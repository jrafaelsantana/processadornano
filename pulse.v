==> flow/design.v <==
module pulse(input clk, input chave, input [25:0] tempo, output  sinal);
   reg [25:0]cnt;
	reg chTmp;
	assign sinal = ~|cnt;
	always @(posedge clk) begin	   
	   if ( chave!= chTmp) begin 
		  chTmp <= chave;	
		  if (chave==0) 
		    cnt <= tempo;	 
		end if (cnt!=0) 
		       cnt <= cnt-26'b1;
	end
endmodule
======== Step by step through the tools: pulse ========
The steps from the RTL of pulse to its reports follow in flow order.
Lines are those of the file above, counted from 1.
Cell names lack the library's common part.
A cell with -- has no value.
design
  design top .............................. pulse
  clock input ............................. clk
  cell library ............................ sky130hd
  corner .................................. tt_025C_1v80

======== Elaborated design ========
Counts by Yosys on the flattened word-level netlist (proc, flatten, opt, wreduce; memories kept). Register bits leave out memories and registers merged into their read ports (data or address). Print and check cells are left out.
bit counts
  register bits after elaboration ......... 27
  input port bits ......................... 28
operators by class
  muxes and demuxes ....................... 3
  $add $sub $neg .......................... 1
  reductions and logical operators ........ 5
  eq/ne operators ......................... 2
operators by type and width
  cell                                                                      number
  26-bit 2-to-1 mux                                                         3
  26-bit by 1-bit subtractor with 26-bit output (second input constant)     1
  26-bit nonzero test                                                       1
  26-bit OR reduction                                                       1
  2-bit by 1-bit inequality test with 1-bit output (second input constant)  1
  2-bit AND reduction                                                       1
  2-bit nonzero test                                                        1
  1-bit inequality test                                                     1
  1-bit zero test                                                           1

======== Longest topological paths ========
Longest topological path by Yosys (ltp), each cell counted once; first at word level (registers and memories cut), then after technology mapping (sequential cells cut; the memories' decode and read muxes count).
depth
  depth in word-level cells ............... 3
  ABC_AREA ................................ 0
  depth in mapped cells ................... 8
  mapped depth without buffers ............ 6

======== Synthesis result ========
The flow's flattened synthesis, as Yosys stat reports it; memories are mapped. The netlist is that of the ABC_AREA named above (0 if unset); the other value can give another one.
The area totals of this step are shown rounded.
synthesis totals
  cell area after synthesis ............... 1640 µm²
  cell count .............................. 156
  flip-flop cells ......................... 27
  sequential part of the area ............. 811 µm²
cell types
  type      number
  edfxtp_1  27
  nor2_1    25
  o21ai_0   11
  xnor2_1   6
  xor2_1    6
  a21oi_1   9
  nor4_4    2
  nand2_1   10
  o31ai_1   4
  nand4_2   2
  nor4_1    4
  buf_6     2
  mux2_2    2
  mux2i_1   2
  nor3_1    4
  inv_1     5
  nor3b_4   1
  a21oi_2   2
Other cell types: 21; their cells: 32.

======== Timing after synthesis ========
Path of least setup slack by OpenSTA after synthesis, without wires, with an ideal clock, recovery checks aside; 20% of the period is set as input and as output delay. Where synthesis merged equal registers, the netlist keeps one of their names.
timing path after synthesis
  path type ............................... input-to-reg
  from .................................... input port chave
  to ...................................... register cnt[0]
  path slack .............................. 1860 ps
  delay of the path ....................... 2316 ps
  time at the first pin ................... 1044 ps
  buffers on the path ..................... 0
  period .................................. 5220 ps
  required time ........................... 4775 ps
  stages on the path ...................... 1
  arrival ................................. 2915 ps
  external input delay .................... 1044 ps
  setup time .............................. 445 ps
  synthesis period reached ................ 3360 ps
"delay of the path" is the arrival time less input delay plus setup time.
"stages on the path" counts driving pins, that of a launching flip-flop among them; a cell with two outputs on the path counts twice.
"synthesis period reached" is the clock period less the worst setup slack; recovery checks do not enter. This is arithmetic on one report: input and output delays are still those of the set period (20% each).
The rows between start and end are the longest chain of elaborated cells between them; the timing report does not say that the signal goes this way. Where chains are equally long, one stands for them.
Each line given opens the expression or statement behind the cell; cells for indexed reads and writes are added by Yosys, which also makes memories of some case tables.
Only ways into the end's enable, where the timed path ends, are counted here.
on the way, after synthesis
  path through ............................ o21ai_0
  length of the longest elaborated chain .. 3
  elaborated cells on any way between the ends .. 4
  RTL lines with such cells ............... 1
  those cells by class .................... 2 x eq/ne; 2 x reduce/logical
RTL lines, path after synthesis
  what                   RTL line  source
  start, declared        1         module pulse(input clk, input chave, input [25:0] tempo, output  sinal);
  1-bit inequality test  6         if ( chave!= chTmp) begin
  2-bit nonzero test     --
  2-bit AND reduction    --
  end, assigned          9         cnt <= tempo;
  end, assigned          11        cnt <= cnt-26'b1;
  end, declared          2         reg [25:0]cnt;

======== Path in the finished layout ========
From the final timing report of flow run 1: the path of least setup slack in the routed layout; clock arrival at registers is part of the times.
The report prints the path's times to 10 ps; the period is as set.
timing path after layout
  path type ............................... reg-to-output
  from .................................... register cnt[18]
  to ...................................... output port sinal
  stages on the path ...................... 6
  external output delay ................... 1190 ps
  arrival ................................. 3050 ps
  path slack .............................. 1710 ps
  buffers on the path ..................... 1
  required time ........................... 4760 ps
  time at the first pin ................... 280 ps
  period .................................. 5950 ps
The rows between start and end are the longest chain of elaborated cells between them; the timing report does not say that the signal goes this way. Where chains are equally long, one stands for them.
on the way, after layout
  path through ............................ edfxtp_1 > or3_1 > nor3b_4 > nand4_2 > inv_1 > clkdlybuf4s50_1
  length of the longest elaborated chain .. 2
  elaborated cells on any way between the ends .. 2
  RTL lines with such cells ............... 1
  those cells by class .................... 2 x reduce/logical
RTL lines, path after layout
  what                 RTL line  source
  start, declared      2         reg [25:0]cnt;
  start, assigned      9         cnt <= tempo;
  start, assigned      11        cnt <= cnt-26'b1;
  26-bit OR reduction  4         assign sinal = ~|cnt;
  1-bit zero test      4
  end, declared        1         module pulse(input clk, input chave, input [25:0] tempo, output  sinal);

--- measured runs ---
Stored flow runs of pulse (2 of them; Yosys, OpenROAD, sky130hd). They differ in their settings and are not a sequence. Constraints: input delay and output delay 20% of the set period each, output load 0.01 pF.
By "worst path time" is meant the share of the clock period that the worst setup path is allowed (20% is reserved at inputs, 20% at outputs), minus its slack. Clock arrival times at its registers enter into it.
"worst path time" is known to 10 ps.
Values from the reports are rounded here.

---- flow run 1 ----
settings
  period_ns = 5.95
  CAP_MARGIN = 20
  CORE_MARGIN = 2
  CORE_UTILIZATION = 40
  SLEW_MARGIN = 20
results
  synthesis area .......................... 1640 µm²
  total die area .......................... 4640 µm²
  post-route utilization .................. 50.5 %
  setup slack of the critical path ........ 1710 ps
  total negative slack .................... 0 ps
  worst path time ......................... 3050 ps
  critical path type ...................... reg-to-output

---- flow run 2 ----
settings
  period_ns = 5.97
  CORE_UTILIZATION = 26
  PLACE_DENSITY_LB_ADDON = 0.16
  CELL_PAD_IN_SITES_GLOBAL_PLACEMENT = 2
  TNS_END_PERCENT = 35
  ABC_AREA = 1
  GPL_TIMING_DRIVEN = 1
  GPL_ROUTABILITY_DRIVEN = 1
  SLEW_MARGIN = 10
  CAP_MARGIN = 20
  CORE_MARGIN = 2
results
  synthesis area .......................... 1880 µm²
  total die area .......................... 7920 µm²
  post-route utilization .................. 33.3 %
  setup slack of the critical path ........ 2570 ps
  total negative slack .................... 0 ps
  worst path time ......................... 2210 ps
  critical path type ...................... reg-to-output
--- end ---
