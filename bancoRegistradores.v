==> flow/design.v <==
module bancoRegistradores(rst, clk, wrEn, addR1, addR2, addWr, dadoR1, dadoR2, dadoWr);
	input clk, rst, wrEn;
	input [2:0] addR1, addR2, addWr;
	input [7:0] dadoWr;
	output reg [7:0] dadoR1; 
	output reg [7:0] dadoR2;
	reg [7:0] dados [0:7];
	always @ (posedge clk, negedge rst)
		begin
			if ( rst == 0 )
				begin
					dados[3'b000] <= 8'b11110000;
					dados[3'b001] <= 8'b11110001;
					dados[3'b010] <= 8'b11110010;
					dados[3'b011] <= 8'b11110011;
					dados[3'b100] <= 8'b11110100;
					dados[3'b101] <= 8'b11110101;
					dados[3'b110] <= 8'b11110110;
					dados[3'b111] <= 8'b11110111;
				end
			else begin
				  if ( wrEn == 1 )
					begin
						dados[addWr] <= dadoWr;
					end
				   dadoR1 <= dados[addR1];
				   dadoR2 <= dados[addR2];
			end
		end
endmodule
Step by step through the tools: bancoRegistradores
The steps from the RTL of bancoRegistradores to its reports follow in flow order.
Line numbers count from 1 in the design file above.
Operators: Yosys type, input widths -> output width; for muxes data width and select width s.
{ "inputs": {"top_module": "bancoRegistradores", "clock_port": "clk", "library": "sky130hd", "pvt_corner": "tt_025C_1v80"} }

Word level
Yosys after proc, flatten, opt, wreduce and memory -nomap, before mapping. Print and check cells are not counted. Equal cells are merged and count once.
{ "classes": {"addsub": 0, "equal": 21, "n_mux": 2, "shift": 0, "cmp": 0, "reduce_and_logical": 11, "n_div": 0, "logic": 0, "n_mul": 0} }
{ "op_table": {"columns": ["op", "n"], "rows": [
  ["$pmux 8 s8", 2],
  ["$eq 3x3->1 const B", 12],
  ["$eq 3x2->1 const B", 6],
  ["$reduce_and 2->1", 8],
  ["$eq 3x1->1 const B", 3],
  ["$logic_not 3->1", 3]
]} }
{ "word_totals": {"word_cells": 44, "ff_bits": 80, "latchBits": 0, "clocked_rd_ports_x_width": 0, "ramBits": 0, "out_inout_bits": 16, "mem_count": 0, "mem_bits_ro": 0, "inputBits": 20} }

Logic depth
Longest topological path by Yosys (ltp), each cell counted once; first at word level (registers and memories cut), then after technology mapping (sequential cells cut; the memories' decode and read muxes count).
{ "logic_depth": {"depth_word": 2, "ABC_AREA": 0, "ltp_mapped": 6, "mapped_depth_nobuf": 4} }

After synthesis
Source: synth_stat.txt of the flow (Yosys; design flattened, memories mapped). It holds for the ABC_AREA given above (unset counts as 0); a run with the other value may have another netlist.
{ "types": {"columns": ["cell", "n", "area_total_um2"], "rows": [
  ["sky130_fd_sc_hd__dfstp_2", 44, 1.16E+03],
  ["sky130_fd_sc_hd__mux2_2", 65, 731.952],
  ["sky130_fd_sc_hd__dfrtp_1", 20, 500.48],
  ["sky130_fd_sc_hd__edfxtp_1", 16, 480.461],
  ["sky130_fd_sc_hd__mux2i_1", 36, 360.346],
  ["sky130_fd_sc_hd__o22a_1", 10, 87.584],
  ["sky130_fd_sc_hd__nor2_1", 21, 78.826],
  ["sky130_fd_sc_hd__o22ai_1", 11, 68.816],
  ["sky130_fd_sc_hd__a211oi_1", 9, 67.565],
  ["sky130_fd_sc_hd__buf_2", 9, 45.043],
  ["sky130_fd_sc_hd__nand2b_1", 7, 43.792],
  ["sky130_fd_sc_hd__nand2_1", 10, 37.536],
  ["sky130_fd_sc_hd__nor3b_4", 2, 37.536],
  ["sky130_fd_sc_hd__a21oi_1", 7, 35.034],
  ["sky130_fd_sc_hd__nor2b_1", 5, 31.28],
  ["sky130_fd_sc_hd__buf_4", 4, 30.029],
  ["sky130_fd_sc_hd__a221oi_1", 3, 26.275],
  ["sky130_fd_sc_hd__nand4b_1", 3, 26.275]
]} }
Not listed: further types 20, cells in them 33.
{ "synth_totals": {"sequential_area_um2": 2137.0, "n_buf": 20, "ffs": 80, "cell_count": 315, "area_um2": 4087.7} }

Timing after synthesis
OpenSTA on the mapped netlist: ideal clock, no wires. The path of least setup slack (recovery checks aside). Input and output delay are each 20% of the period. Register names are those of the netlist, which keeps one name where synthesis merged equal registers.
{ "synth_timing": {"kind": "in2reg", "startpoint": "input port addR2[2]", "endpoint": "register dadoR2[0]", "setup_time_ns": 0.256, "n_path_buf": 2, "in_delay_ns": 0.456, "delay_ns": 1.130, "launch_ns": 0.456, "path_slack_ns": 0.694, "clock_period_ns": 2.28, "t_required_ns": 2.024, "path_stages": 4, "arrival_ns": 1.330, "synth_period_reached_ns": 1.586} }
"delay_ns" is the arrival time less input delay plus setup time.
"path_stages" counts driving pins, that of a launching flip-flop among them; a cell with two outputs on the path counts twice.
"synth_period_reached_ns" = period - worst setup slack (recovery checks aside). The figure is calculated, with input and output delays left at 20% of the set period.
The rows between start and end are the longest chain of elaborated cells between them; the timing report does not say that the signal goes this way. Where chains are equally long, one stands for them.
Each line given opens the expression or statement behind the cell; cells for indexed reads and writes are added by Yosys, which also makes memories of some case tables.
{ "synth_via": {"path_cell_list": "sky130_fd_sc_hd__buf_2 > sky130_fd_sc_hd__or3_1 > sky130_fd_sc_hd__clkbuf_1 > sky130_fd_sc_hd__o22a_1", "elab_chain_cells": 2, "cells_between": 9, "lines_between": 1, "cone_classes": "7 x eq/ne; 1 x mux; 1 x reduce/logical"} }
{ "synth_lines": {"columns": ["item", "line", "rtl"], "rows": [
  ["start, declared", 3, "input [2:0] addR1, addR2, addWr;"],
  ["$eq 3x3->1", 27, "dadoR2 <= dados[addR2];"],
  ["$pmux 8 s8", 27, null],
  ["end, assigned", 27, null],
  ["end, declared", 6, "output reg [7:0] dadoR2;"]
]} }

Path in the finished layout
Path of least setup slack in the final report of stored run 1 (OpenROAD, finished layout, wires in). Where an end is a register, its clock arrival counts in the times.
{ "layout_timing": {"kind": "reg2reg", "startpoint": "register dados[2][5]", "endpoint": "register dadoR1[5]", "launch_ns": 0.34, "t_required_ns": 1.06, "arrival_ns": 1.44, "path_stages": 5, "clock_period_ns": 0.88, "n_path_buf": 0, "path_slack_ns": -0.38, "setup_time_ns": 0.15} }
The rows between start and end are the longest chain of elaborated cells between them; the timing report does not say that the signal goes this way. Where chains are equally long, one stands for them.
{ "layout_via": {"path_cell_list": "sky130_fd_sc_hd__dfstp_2 > sky130_fd_sc_hd__nor2b_1 > sky130_fd_sc_hd__o32ai_1 > sky130_fd_sc_hd__a221oi_1 > sky130_fd_sc_hd__a21oi_1", "elab_chain_cells": 1, "cells_between": 1, "lines_between": 1, "cone_classes": "1 x mux"} }
{ "layout_lines": {"columns": ["item", "line", "rtl"], "rows": [
  ["start, declared", 7, "reg [7:0] dados [0:7];"],
  ["start, assigned", 14, "dados[3'b010] <= 8'b11110010;"],
  ["start, assigned", 24, "dados[addWr] <= dadoWr;"],
  ["$pmux 8 s8", 26, "dadoR1 <= dados[addR1];"],
  ["end, assigned", 26, null],
  ["end, declared", 5, "output reg [7:0] dadoR1;"]
]} }

==> results <==
Module bancoRegistradores, platform sky130hd: 2 stored runs of the flow (Yosys, OpenROAD) with differing settings, in no particular order. Input and output delays are each 20% of the period that was set; the output load is 0.01 pF.
"achieved_period_ns" is the run's clock period less its worst setup slack. It is reckoned from that one timing run; input and output delays stay at 20% of the period that was set.
"worstPathTime_ns": the worst setup path's part of the clock period (all of it between registers, 20% less for each end at a port) less its slack. A launch clock that arrives late makes it longer, a capture clock that arrives late makes it shorter.
"power.total_mw" is the tool's figure for a default switching activity; nothing was simulated.
[
  {
    "run": "stored run 1",
    "settings": { "period_ns": 0.88, "CORE_UTILIZATION": 55, "PLACE_DENSITY_LB_ADDON": 0.18, "HOLD_SLACK_MARGIN": 0.05, "CORE_ASPECT_RATIO": 0.6, "CORE_MARGIN": 9, "GPL_TIMING_DRIVEN": 1, "GPL_ROUTABILITY_DRIVEN": 1, "CTS_CLUSTER_SIZE": 54, "CTS_CLUSTER_DIAMETER": 302, "CAP_MARGIN": 5, "SLEW_MARGIN": 20 },
    "results": { "design.die.area_um2": 10961.6, "achieved_period_ns": 1.263, "power.total_mw": 12.235, "util_pct": 81.9, "cell_area_final_um2": 5677.9, "timing.setup.ws_ns": -0.383, "tns_ns": -7.662, "worstPathTime_ns": 1.26, "path_kind": "reg2reg", "synthesis_area_um2": 4087.7 }
  },
  {
    "run": "stored run 2",
    "settings": { "period_ns": 2.37, "CORE_UTILIZATION": 51, "SETUP_SLACK_MARGIN": 0.34, "PLACE_DENSITY": 0.51, "CORE_ASPECT_RATIO": 0.64, "CELL_PAD_IN_SITES_DETAIL_PLACEMENT": 0, "ABC_AREA": 1, "CTS_CLUSTER_SIZE": 14, "CAP_MARGIN": 30, "MIN_ROUTING_LAYER": "met1", "MAX_ROUTING_LAYER": "met4", "CORE_MARGIN": 2, "SLEW_MARGIN": 20 },
    "results": { "design.die.area_um2": 8977.9, "achieved_period_ns": 1.964, "power.total_mw": 4.110, "util_pct": 61.8, "cell_area_final_um2": 4924.7, "timing.setup.ws_ns": 0.406, "tns_ns": 0.000, "worstPathTime_ns": 1.49, "path_kind": "in2reg", "synthesis_area_um2": 4191.5 }
  }
]
