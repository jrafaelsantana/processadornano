==> flow/design.v <==
module EXIT(input[7:0] resultULA, input ld, input[2:0] rDest, input reset, output reg[7:0] out0, out1, out2, out3, out4, out5, out6, out7);
always@(posedge ld or negedge reset)
begin
	if(reset == 0)
		begin
			out1 <= 8'd0;
			out2 <= 8'd0;
			out3 <= 8'd0;
			out4 <= 8'd0;
			out5 <= 8'd0;
			out6 <= 8'd0;
			out7 <= 8'd0;
			out0 <= 8'd0;
		end
	else begin
		case(rDest)
			3'd0 : out0 <= resultULA;
			3'd1 : out1 <= resultULA;
			3'd2 : out2 <= resultULA;
			3'd3 : out3 <= resultULA;
			3'd4 : out4 <= resultULA;
			3'd5 : out5 <= resultULA;
			3'd6 : out6 <= resultULA;
			3'd7 : out7 <= resultULA;
		endcase
	end
end
endmodule
* Tool chain data of EXIT
Tool output for the design above, in the order of the flow. Line numbers count from 1 in the design file above. A cell with n/a has no value.
Inputs: top module EXIT, clock ld, cell library sky130hd, timing corner tt_025C_1v80

* Word-level counts
Counts by Yosys on the flattened word-level netlist (proc, flatten, opt, wreduce; memories kept). Register bits leave out memories and registers merged into their read ports (data or address); mux counts leave out enables and synchronous resets folded into registers. Print and check cells are left out. Cells with the same type and inputs are merged into one.
Operators by class: eq/ne operators 7, reductions and logical operators 1
Operator list (number):
- == test 3 bit with constant B | 4
- == test 3 x 2 -> 1 bit with constant B | 2
- == test 3 x 1 -> 1 bit with constant B | 1
- zero test 3 bit | 1
Word-level totals: bits in registers 64, output and inout bits 64

* Logic depth
Longest topological path by Yosys (ltp), each cell counted once; first at word level (registers and memories cut), then after technology mapping (sequential cells cut; the memories' decode and read muxes count).
Logic depth: depth in word-level cells 1, ABC_AREA 0, mapped depth 3, depth with buffers taken out 2

* After synthesis
Yosys stat after the flow's synthesis: flattened, memories mapped to cells. It holds for the ABC_AREA given above (unset counts as 0); a run with the other value may have another netlist. Totals and module areas in this step are rounded.
Cells by type:
- sky130_fd_sc_hd__dfrtp_1 | number 64, total area 1.6E+03 µm²
- sky130_fd_sc_hd__mux2_2 | number 64, total area 720.691 µm²
- sky130_fd_sc_hd__nor3b_4 | number 3, total area 56.304 µm²
- sky130_fd_sc_hd__buf_6 | number 3, total area 33.782 µm²
- sky130_fd_sc_hd__nand3b_2 | number 3, total area 33.782 µm²
- sky130_fd_sc_hd__nor3_4 | number 1, total area 16.266 µm²
- sky130_fd_sc_hd__nand3_2 | number 1, total area 10.01 µm²
Synthesis totals: mapped cells 139, cell area after synthesis 2470 µm², sequential part of the area 1600 µm², flip-flops 64

* Worst setup path after synthesis
Path of least setup slack by OpenSTA after synthesis, without wires, with an ideal clock, recovery checks aside; 20% of the period is set as input and as output delay. Where synthesis merged equal registers, the netlist keeps one of their names.
Timing path after synthesis: kind input-to-reg, start input rDest[1], end register out2[0], period 1.9 ns, external input delay 0.380 ns, data arrival time 1.223 ns, path slack 0.552 ns, delay of the path 0.968 ns, stages on the path 3, path buffers 1, period reached after synthesis 1.348 ns
"delay of the path" = arrival - input delay + setup time. "stages on the path" counts driving pins, that of a launching flip-flop among them; a cell with two outputs on the path counts twice. "period reached after synthesis" = period - worst setup slack (recovery checks aside). The figure is calculated, with input and output delays left at 20% of the set period. The rows between start and end are the longest chain of elaborated cells between them; the timing report does not say that the signal goes this way. Where chains are equally long, one stands for them. Each line given opens the expression or statement behind the cell; cells for indexed reads and writes are added by Yosys, which also makes memories of some case tables.
Between the ends, after synthesis: cells stage by stage sky130_fd_sc_hd__buf_6 -> sky130_fd_sc_hd__nor3b_4 -> sky130_fd_sc_hd__mux2_2, length of the longest elaborated chain 1, elaborated cells on any way between the ends 1, classes of those cells eq/ne: 1
Ends and longest elaborated chain, after synthesis:
- start: declaration | RTL line 1 | module EXIT(input[7:0] resultULA, input ld, input[2:0] rDest, input reset, output reg[7:0] out0, out1, out2, o ...
- == test 3 x 2 -> 1 bit | RTL line 16 | case(rDest)
- end: assignment | RTL line 7 | out2 <= 8'd0;
- end: assignment | RTL line 19 | 3'd2 : out2 <= resultULA;
- end: declaration | RTL line 1

* Timing after layout
From the final timing report of job 1: the path of least setup slack in the routed layout; clock arrival at registers is part of the times.
Timing path post-layout: kind reg-to-output, start register out6[5], end output out6[5], period 0.693 ns, external output delay 0.14 ns, data arrival time 0.87 ns, path slack -0.32 ns, stages on the path 2, path buffers 1
Between the ends, post-layout: cells stage by stage sky130_fd_sc_hd__dfrtp_1 -> sky130_fd_sc_hd__buf_2, length of the longest elaborated chain 0, elaborated cells on any way between the ends 0
Ends and longest elaborated chain, post-layout:
- start: declaration | RTL line 1 | module EXIT(input[7:0] resultULA, input ld, input[2:0] rDest, input reset, output reg[7:0] out0, out1, out2, o ...
- start: assignment | RTL line 11 | out6 <= 8'd0;
- start: assignment | RTL line 23 | 3'd6 : out6 <= resultULA;
- end: declaration | RTL line 1

Memo
Re: implementation data of EXIT

Design EXIT on sky130hd. What follows are 2 stored runs of the flow, each under its own settings; their order means nothing. The constraints put input and output delay at 20% of the set period each and load the outputs with 0.01 pF.
By "achieved clock period" is meant the clock period of the run minus its worst setup slack. This is arithmetic on one report: input and output delays are still those of the set period (20% each).
"overall power" is the tool's figure for a default switching activity; nothing was simulated.
Results are given in rounded form.

[job 1] flow files
==> flow/run.sh <==
#!/bin/bash
# the make line also repeats the synthesis and layout settings of config.mk as NAME=value (left out here)
make -C /OpenROAD-flow-scripts/flow DESIGN_CONFIG=/design/flow/config.mk WORK_HOME=/design/flow/orfs CLKGATE_MAP_FILE= finish
==> flow/config.mk <==
export PLATFORM = sky130hd
export DESIGN_NAME = EXIT
export DESIGN_NICKNAME = EXIT
export VERILOG_FILES = /design/flow/design.v
export SDC_FILE = /design/flow/constraint.sdc
export NUM_CORES = 4
export LEC_CHECK = 0
export CAP_MARGIN = 20
export CORE_MARGIN = 2
export CORE_UTILIZATION = 40
export SLEW_MARGIN = 20
==> flow/constraint.sdc <==
create_clock -name core_clock -period 0.693 [get_ports {ld}]
set_input_delay 0.1386 -clock core_clock [delete_from_list [all_inputs] [get_ports {ld}]]
set_output_delay 0.1386 -clock core_clock [all_outputs]
set_load 0.01 [all_outputs]

[job 1] result: die outline area 6830 µm²; standard-cell area after layout 4140 µm²; overall power 11500 uW; chip area after synthesis (Yosys) 2470 µm²; setup slack of the worst path -0.318 ns; achieved clock period 1.011 ns

[job 2] flow files
==> flow/run.sh <==
#!/bin/bash
# the make line also repeats the synthesis and layout settings of config.mk as NAME=value (left out here)
make -C /OpenROAD-flow-scripts/flow DESIGN_CONFIG=/design/flow/config.mk WORK_HOME=/design/flow/orfs CLKGATE_MAP_FILE= finish
==> flow/config.mk <==
export PLATFORM = sky130hd
export DESIGN_NAME = EXIT
export DESIGN_NICKNAME = EXIT
export VERILOG_FILES = /design/flow/design.v
export SDC_FILE = /design/flow/constraint.sdc
export NUM_CORES = 4
export LEC_CHECK = 0
export ABC_AREA = 1
export CAP_MARGIN = 15
export CORE_ASPECT_RATIO = 1.16
export CORE_MARGIN = 2
export CORE_UTILIZATION = 30
export CTS_CLUSTER_DIAMETER = 75
export CTS_CLUSTER_SIZE = 13
export SLEW_MARGIN = 35
export TNS_END_PERCENT = 95
==> flow/constraint.sdc <==
create_clock -name core_clock -period 1.76 [get_ports {ld}]
set_input_delay 0.3520 -clock core_clock [delete_from_list [all_inputs] [get_ports {ld}]]
set_output_delay 0.3520 -clock core_clock [all_outputs]
set_load 0.01 [all_outputs]

[job 2] result: setup slack of the worst path 0.147 ns; chip area after synthesis (Yosys) 2650 µm²; achieved clock period 1.613 ns; die outline area 9610 µm²; overall power 3980 uW; standard-cell area after layout 3740 µm²
